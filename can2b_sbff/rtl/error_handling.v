==> flow/design.v <==
module error_handling (
    input        clk,
    input        rst,
    input        bit_error,
    input        form_error,
    input        ack_error,
    input        error_frame_sent,
    input        tx_mode,
    input        rx_error_flag,
    input        tx_error_flag,
    output reg   error_frame_req,
    output reg   error_passive,
    output reg   bus_off
);
reg error_latched;
reg [8:0] tec;
reg [7:0] rec;
always @(posedge clk or posedge rst) begin
    if (rst) begin
        error_frame_req <= 0;
        error_latched <= 0;
        tec <= 0;
        rec <= 0;
        error_passive <= 0;
        bus_off <= 0;
    end else begin
        if (bit_error || form_error || ack_error)
            error_latched <= 1;
        else if (error_frame_sent)
            error_latched <= 0;
        error_frame_req <= error_latched;
        if (tx_error_flag) begin
            if (tec < 255)
                tec <= tec + 8'd8;
        end else if (tx_mode && !bit_error && !form_error && !ack_error) begin
            if (tec > 0)
                tec <= tec - 1;
        end
        if (rx_error_flag) begin
            if (rec < 127)
                rec <= rec + 1;
        end else if (!tx_mode && !bit_error && !form_error && !ack_error) begin
            if (rec > 0)
                rec <= rec - 1;
        end
        error_passive <= (tec >= 128 || rec >= 128);
        bus_off <= (tec >= 256);
    end
end
endmodule
* Tool chain data of error_handling *
Tool output for the design above, in the order of the flow.
Lines are those of the file above, counted from 1.
Operators: Yosys type, input widths -> output width; for muxes data width and select width s.
Library cell names are shortened.
The mark n/a stands for no value.

set-up
  design top = error_handling
  clock port = clk
  library = sky130hd
  timing corner = tt_025C_1v80

* Word-level counts *
Yosys after proc, flatten, opt, wreduce and memory -nomap, before mapping. Memory bits, and registers merged into a memory's read port (data or address), are not among the register bits. Print and check cells are not counted. Equal cells are merged and count once.

storage and ports
  register bits = 21
  input port bits = 9
  output and inout bits = 3
  elaborated cells = 49

operators by class
  add/sub/neg operators = 4
  order comparisons = 7
  equality and inequality tests = 2
  mux-type cells = 10
  reductions and logical operators = 20

operator list
  cell                 number
  $mux 9               4
  $mux 8               4
  $reduce_bool 2->1    5
  $sub 9x1->9 const B  1
  $gt 9x1->1 const B   1
  $add 9x4->9 const B  1
  $ge 9x8->1 const B   1
  $lt 9x8->1 const B   1
  $ge 9x9->1 const B   1
  $add 8x1->8 const B  1
  $sub 8x1->8 const B  1
  $gt 8x1->1 const B   1
  $lt 8x7->1 const B   1
  $ge 8x8->1 const B   1
  $logic_and 1x1->1    6
  $reduce_and 3->1     2
  $logic_not 1->1      4
  $ne 2x1->1 const B   2
  $logic_or 1x1->1     3
  $mux 1               2

* Longest topological paths *
Depth = most cells in a row (Yosys ltp): at word level without a register or memory, in the mapped netlist without a sequential cell, where the memories' decode and read muxes count.

logic depth
  depth after elaboration = 6
  ABC_AREA = 0
  depth in mapped cells = 7
  depth with buffers taken out = 7

* Synthesis result *
Source: synth_stat.txt of the flow (Yosys; design flattened, memories mapped). It holds for the ABC_AREA given above (unset counts as 0); a run with the other value may have another netlist.

cell types
  type     number  total area (um^2)
  dfrtp_1  21      525.504
  ha_1     11      137.632
  xnor2_1  8       70.067
  mux2_2   6       67.565
  xor2_1   5       43.792
  a21oi_1  7       35.034
  nor3_1   7       35.034
  inv_1    9       33.782
  a21o_1   4       30.029
  nand2_1  7       26.275
  nand3_1  5       25.024
  nand4_1  4       25.024
  o21ai_0  5       25.024
  fa_1     1       20.019
  nor2b_1  3       18.768
  nor3b_4  1       18.768
  nor4_1   3       18.768
  a32oi_2  1       16.266

Other cell types: 17; their cells: 24.

mapped netlist
  mapped cells = 132
  synthesis area = 1345.0 um^2
  sequential area = 525.5 um^2
  mapped flip-flops = 21
  buffers = 4

* Path before layout *
Path of least setup slack by OpenSTA after synthesis, without wires, with an ideal clock, recovery checks aside; 20% of the period is set as input and as output delay. Where synthesis merged equal registers, the netlist keeps one of their names.

timing after synthesis
  path type = in2reg
  from = input rx_error_flag
  to = register rec[7]
  clock period = 2.23 ns
  external input delay = 0.446 ns
  library setup time = 0.119 ns
  time at the first pin = 0.446 ns
  arrival = 1.877 ns
  data required time = 2.111 ns
  slack = 0.234 ns
  delay of the path = 1.550 ns
  stages on the path = 7
  buffers on the path = 0
  period reached after synthesis = 1.996 ns

"delay of the path" = arrival - input delay + setup time.
"stages on the path": output pins that drive a net of the path, with the launching flip-flop's if there is one; two outputs of one cell count as two.
"period reached after synthesis" = period - worst setup slack (recovery checks aside). The figure is calculated, with input and output delays left at 20% of the set period.
Between the ends stands the longest chain of elaborated cells between them, by number of cells; it is not shown to be the way that was timed. Of several equally long chains one is given.
Each line given opens the expression or statement behind the cell; cells for indexed reads and writes are added by Yosys, which also makes memories of some case tables.
At most two assigning lines are given for a register; there are more.

on the way, after synthesis
  cell sequence = inv_1 > ha_1 > a21o_1 > a21o_1 > a211oi_1 > mux2i_1 > o21a_1
  cells in the longest elaborated chain = 2
  elaborated cells between the ends (all ways) = 5
  RTL lines with such cells = 1
  those cells by class = eq/ne: 1; mux: 1; reduce/logical: 3

RTL lines, path after synthesis
  element           line  source
  start, declared   9     input        rx_error_flag,
  $ne 2x1->1        n/a
  $reduce_and 3->1  n/a
  end, assigned     41    rec <= rec + 1;
  end, assigned     44    rec <= rec - 1;
  end, declared     17    reg [7:0] rec;

* Worst path after layout *
Path of least setup slack in the final report of run B (OpenROAD, finished layout, wires in). Where an end is a register, its clock arrival counts in the times.

timing after layout
  path type = in2reg
  from = input bit_error
  to = register rec[4]
  clock period = 2.53 ns
  external input delay = 0.51 ns
  library setup time = 0.11 ns
  time at the first pin = 0.51 ns
  arrival = 2.23 ns
  data required time = 2.68 ns
  slack = 0.45 ns
  stages on the path = 6
  buffers on the path = 1

Between the ends stands the longest chain of elaborated cells between them, by number of cells; it is not shown to be the way that was timed. Of several equally long chains one is given.
At most two assigning lines are given for a register; there are more.

on the way, after layout
  cell sequence = clkdlybuf4s50_1 > or3_4 > nor3_1 > nand2_1 > o21ai_2 > mux2_2
  cells in the longest elaborated chain = 6
  elaborated cells between the ends (all ways) = 8
  those cells by class = mux: 2; reduce/logical: 6

RTL lines, path after layout
  element                         line  source
  start, declared                 4     input        bit_error,
  $logic_not 1->1                 42    end else if (!tx_mode && !bit_error && !form_error && !ack_error) begin
  $logic_and 1x1->1 (3 in a row)  42
  $mux 8                          42
  $mux 8                          39    if (rx_error_flag) begin
  end, assigned                   41    rec <= rec + 1;
  end, assigned                   44    rec <= rec - 1;
  end, declared                   17    reg [7:0] rec;

Ticket comment

Settings and measured results of 2 stored flow runs for module error_handling (sky130hd), not sorted in any way. The constraints put input and output delay at 20% of the set period each and load the outputs with 0.01 pF.
"achieved clock period (ns)" means the clock period less the worst setup slack. The figure is calculated, with input and output delays left at 20% of the set period.
"worst setup path time (ns)" = time allowed to the worst setup path (clock period - input delay - output delay, where it has them) - its slack; a late launch clock adds to it, a late capture clock takes from it.
"finish__power__total" rests on the timing tool's default activity at the inputs, not on a simulated workload.

settings of run A
{
  "period_ns": 1.27,
  "CORE_UTILIZATION": 62,
  "SETUP_SLACK_MARGIN": -0.07,
  "CORE_ASPECT_RATIO": 0.65,
  "GPL_TIMING_DRIVEN": 1,
  "CAP_MARGIN": 5,
  "SLEW_MARGIN": 10,
  "MAX_ROUTING_LAYER": "met5",
  "CORE_MARGIN": 2
}
report of run A: did not finish, cts, DPL-0038

settings of run B
{
  "period_ns": 2.53,
  "CORE_UTILIZATION": 15,
  "SETUP_SLACK_MARGIN": 0.28,
  "PLACE_DENSITY_LB_ADDON": 0.26,
  "CORE_MARGIN": 9,
  "CELL_PAD_IN_SITES_DETAIL_PLACEMENT": 0,
  "ABC_AREA": 0,
  "GPL_TIMING_DRIVEN": 0,
  "CTS_CLUSTER_DIAMETER": 128,
  "CAP_MARGIN": 20,
  "SLEW_MARGIN": 20
}
report of run B
yosys chip area after synthesis (um^2): 1345.0
finish__design__die__area: 12700.2
finish__design__instance__area__stdcell: 1651.6
finish__design__instance__utilization: 0.1894
finish__timing__setup__ws: 0.447
finish__timing__setup__tns: 0.000
finish__timing__hold__ws: 0.390
finish__power__total: 1.698e-03
achieved clock period (ns): 2.083
worst setup path time (ns): 1.58
worst setup path kind: in2reg
