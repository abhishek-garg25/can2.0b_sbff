==> flow/design.v <==
module bit_timing (
    input        clk,
    input        rst,
    input [7:0]  brp,         
    input [3:0]  tseg1,       
    input [3:0]  tseg2,       
    input [3:0]  sjw,         
    output reg   sample_point,
    output reg   tq_pulse,
    output reg   bit_start    
);
    reg [7:0] tq_counter;
    reg [4:0] bit_time_cnt;   
    wire [4:0] total_tq = tseg1 + tseg2 + 1;   
    always @(posedge clk or posedge rst) begin
        if (rst) begin
            tq_counter    <= 0;
            bit_time_cnt  <= 0;
            sample_point  <= 0;
            tq_pulse      <= 0;
            bit_start     <= 0;
        end else begin
            if (tq_counter == brp) begin
                tq_counter <= 0;
                tq_pulse   <= 1;
                bit_start <= (bit_time_cnt == 0);
                sample_point <= (bit_time_cnt == tseg1);
                if (bit_time_cnt == total_tq - 1)
                    bit_time_cnt <= 0;
                else
                    bit_time_cnt <= bit_time_cnt + 1;
            end else begin
                tq_counter    <= tq_counter + 1;
                tq_pulse      <= 0;
                sample_point  <= 0;
                bit_start     <= 0;
            end
        end
    end
endmodule
### Step by step through the tools: bit_timing

Tool output for the design above, in the order of the flow.
Line numbers count from 1 in the design file above.
Operators: Yosys type, input widths -> output width; for muxes data width and select width s.
Library cell names are shortened.
A cell with - has no value.

| design | value |
|---|---|
| top module | bit_timing |
| clock port | clk |
| standard-cell library | sky130hd |
| timing corner | tt_025C_1v80 |

### Word level

Source: Yosys, flattened and elaborated, memories not mapped. Widths are those after wreduce; folded enables and synchronous resets count as part of the registers. Registers that Yosys merges into a memory's read port (data or address) are not register bits. Print and check cells do not count. Equal cells are merged and count once.

| storage and ports | value |
|---|---|
| bits of input ports | 22 |
| output and inout bits | 3 |
| register bits | 16 |

| operators by class | value |
|---|---|
| equal/unequal tests | 3 |
| muxes and demuxes | 5 |
| reductions and logical operators | 1 |
| $add $sub $neg | 5 |

Operators with widths:

| cell | count |
|---|---|
| $eq 5x32->1 | 1 |
| $add 5x1->5 const B | 2 |
| $add 8x1->8 const B | 1 |
| $eq 8x8->1 | 1 |
| $mux 8 | 1 |
| $sub 5x1->6 const B | 1 |
| $add 4x4->5 | 1 |
| $eq 5x4->1 | 1 |
| $logic_not 5->1 | 1 |
| $mux 5 | 1 |
| $mux 1 | 3 |

### Depth

Longest topological path by Yosys (ltp), each cell counted once; first at word level (registers and memories cut), then after technology mapping (sequential cells cut; the memories' decode and read muxes count).

| logic depth | value |
|---|---|
| depth in word-level cells | 5 |
| ABC_AREA | 0 |
| mapped depth | 7 |

### Netlist

Source: synth_stat.txt of the flow (Yosys; design flattened, memories mapped). It holds for the ABC_AREA given above (unset counts as 0); a run with the other value may have another netlist.
Totals and module areas in this step are rounded.

| synthesis totals | value |
|---|---|
| cells in the netlist | 102 |
| sequential part of the area | 400 sq um |
| buffer cells | 2 |
| mapped flip-flops | 16 |
| synthesis area | 1030 sq um |

Cell types:

| type | count |
|---|---|
| dfrtp_1 | 16 |
| xnor2_1 | 14 |
| ha_1 | 7 |
| xor2_1 | 10 |
| nand3_1 | 8 |
| nor2_1 | 10 |
| nand4_2 | 2 |
| a21oi_1 | 4 |
| fa_1 | 1 |
| inv_1 | 5 |
| and4_1 | 2 |
| buf_4 | 2 |
| and3_1 | 2 |
| nor4_1 | 2 |
| o22ai_1 | 2 |
| nor2_4 | 1 |
| mux2i_1 | 1 |
| nor3_1 | 2 |

Not listed: further types 10, cells in them 11.

### Path before layout

Path of least setup slack by OpenSTA after synthesis, without wires, with an ideal clock, recovery checks aside; 20% of the period is set as input and as output delay. Where synthesis merged equal registers, the netlist keeps one of their names.

| path after synthesis | value |
|---|---|
| path kind | input to register |
| start point | input port tseg1[0] |
| end point | register bit_time_cnt[2] |
| path slack | 0.198 ns |
| input delay | 0.430 ns |
| launch time at the first pin | 0.430 ns |
| data arrival time | 1.849 ns |
| path delay | 1.523 ns |
| stages | 7 |
| required time | 2.046 ns |
| path buffers | 0 |
| period | 2.15 ns |
| synthesis period reached | 1.952 ns |

"path delay" is the arrival time less input delay plus setup time.
"stages": output pins that drive a net of the path, with the launching flip-flop's if there is one; two outputs of one cell count as two.
"synthesis period reached" is the clock period less the worst setup slack; recovery checks do not enter. This is arithmetic on one report: input and output delays are still those of the set period (20% each).
Between the ends stands the longest chain of elaborated cells between them, by number of cells; it is not shown to be the way that was timed. Of several equally long chains one is given.
A line is the first line of the expression or statement that the cell stems from. Yosys adds cells for indexed reads and writes and turns some case tables into memories.
A register here has more assigning lines than the two given.

| between the ends, after synthesis | value |
|---|---|
| path through | ha_1 -> fa_1 -> a21o_1 -> a21oi_1 -> xnor2_1 -> nor2_1 -> o311ai_1 |
| length of the longest elaborated chain | 5 |
| elaborated cells on any way between the ends | 5 |
| RTL lines with such cells | 2 |
| classes of those cells | 3 x add/sub; 1 x eq/ne; 1 x mux |

Ends and longest elaborated chain, after synthesis:

| item | RTL line | RTL |
|---|---|---|
| start, declared | 5 | `input [3:0]  tseg1,` |
| $add 4x4->5 | 14 | `wire [4:0] total_tq = tseg1 + tseg2 + 1;` |
| $add 5x1->5 | 14 |  |
| $sub 5x1->6 | 28 | `if (bit_time_cnt == total_tq - 1)` |
| $eq 5x32->1 | 28 |  |
| $mux 5 | 28 |  |
| end, assigned | 29 | `bit_time_cnt <= 0;` |
| end, assigned | 31 | `bit_time_cnt <= bit_time_cnt + 1;` |
| end, declared | 13 | `reg [4:0] bit_time_cnt;` |

### Timing after layout

Path of least setup slack in the final report of job 1 (OpenROAD, finished layout, wires in). Where an end is a register, its clock arrival counts in the times.

| path post-layout | value |
|---|---|
| path kind | input to register |
| start point | input port tseg1[0] |
| end point | register bit_time_cnt[2] |
| path slack | 0.04 ns |
| input delay | 0.38 ns |
| period | 1.92 ns |
| data arrival time | 2.04 ns |
| stages | 8 |
| path buffers | 1 |
| required time | 2.08 ns |
| launch time at the first pin | 0.38 ns |

Between the ends stands the longest chain of elaborated cells between them, by number of cells; it is not shown to be the way that was timed. Of several equally long chains one is given.
A register here has more assigning lines than the two given.

| between the ends, post-layout | value |
|---|---|
| path through | buf_6 -> ha_4 -> fa_2 -> xor2_1 -> nor2_1 -> nand4b_1 -> o2111ai_2 -> o311ai_2 |
| length of the longest elaborated chain | 5 |
| elaborated cells on any way between the ends | 5 |
| RTL lines with such cells | 2 |
| classes of those cells | 3 x add/sub; 1 x eq/ne; 1 x mux |

Ends and longest elaborated chain, post-layout:

| item | RTL line | RTL |
|---|---|---|
| start, declared | 5 | `input [3:0]  tseg1,` |
| $add 4x4->5 | 14 | `wire [4:0] total_tq = tseg1 + tseg2 + 1;` |
| $add 5x1->5 | 14 |  |
| $sub 5x1->6 | 28 | `if (bit_time_cnt == total_tq - 1)` |
| $eq 5x32->1 | 28 |  |
| $mux 5 | 28 |  |
| end, assigned | 29 | `bit_time_cnt <= 0;` |
| end, assigned | 31 | `bit_time_cnt <= bit_time_cnt + 1;` |
| end, declared | 13 | `reg [4:0] bit_time_cnt;` |

FLOW RESULTS
============

Flow measurements of bit_timing on sky130hd: 2 stored runs with different settings, listed in no order. Input and output delays are each 20% of the period that was set; the output load is 0.01 pF.
"achieved period" is the run's clock period less its worst setup slack. It is reckoned from that one timing run; input and output delays stay at 20% of the period that was set.
"time used up by the worst setup path" means the part of the period allowed to the worst setup path (the constraints hold back 20% at inputs and 20% at outputs) less its slack; where the path has registers, the arrival times of their clocks count too.
"total power of the final layout" is the tool's figure for a default switching activity; nothing was simulated.
The measured numbers are rounded.

#### Job 1

| setting | value |
|---|---|
| period_ns | `1.92` |
| CORE_UTILIZATION | `36` |
| CAP_MARGIN | `20` |
| CORE_MARGIN | `2` |
| SLEW_MARGIN | `20` |

| result | value |
|---|---|
| post-layout utilization | 52.3% |
| total power of the final layout | 1.35 mW |
| netlist area reported by Yosys | 1030 sq um |
| time used up by the worst setup path | 1.50 ns |
| kind of the worst setup path | input to register |
| area of the die | 3320 sq um |
| achieved period | 1.880 ns |
| setup TNS | 0.000 ns |
| worst setup slack after layout | 0.040 ns |
| standard-cell area after routing | 1430 sq um |

#### Job 2

| setting | value |
|---|---|
| period_ns | `1.44` |
| CORE_UTILIZATION | `48` |
| SETUP_SLACK_MARGIN | `-0.08` |
| CORE_ASPECT_RATIO | `1.44` |
| CELL_PAD_IN_SITES_DETAIL_PLACEMENT | `2` |
| CAP_MARGIN | `25` |
| SLEW_MARGIN | `35` |
| MIN_ROUTING_LAYER | `met2` |
| CORE_MARGIN | `2` |

Stopped before the end: placement reported DPL-0033.
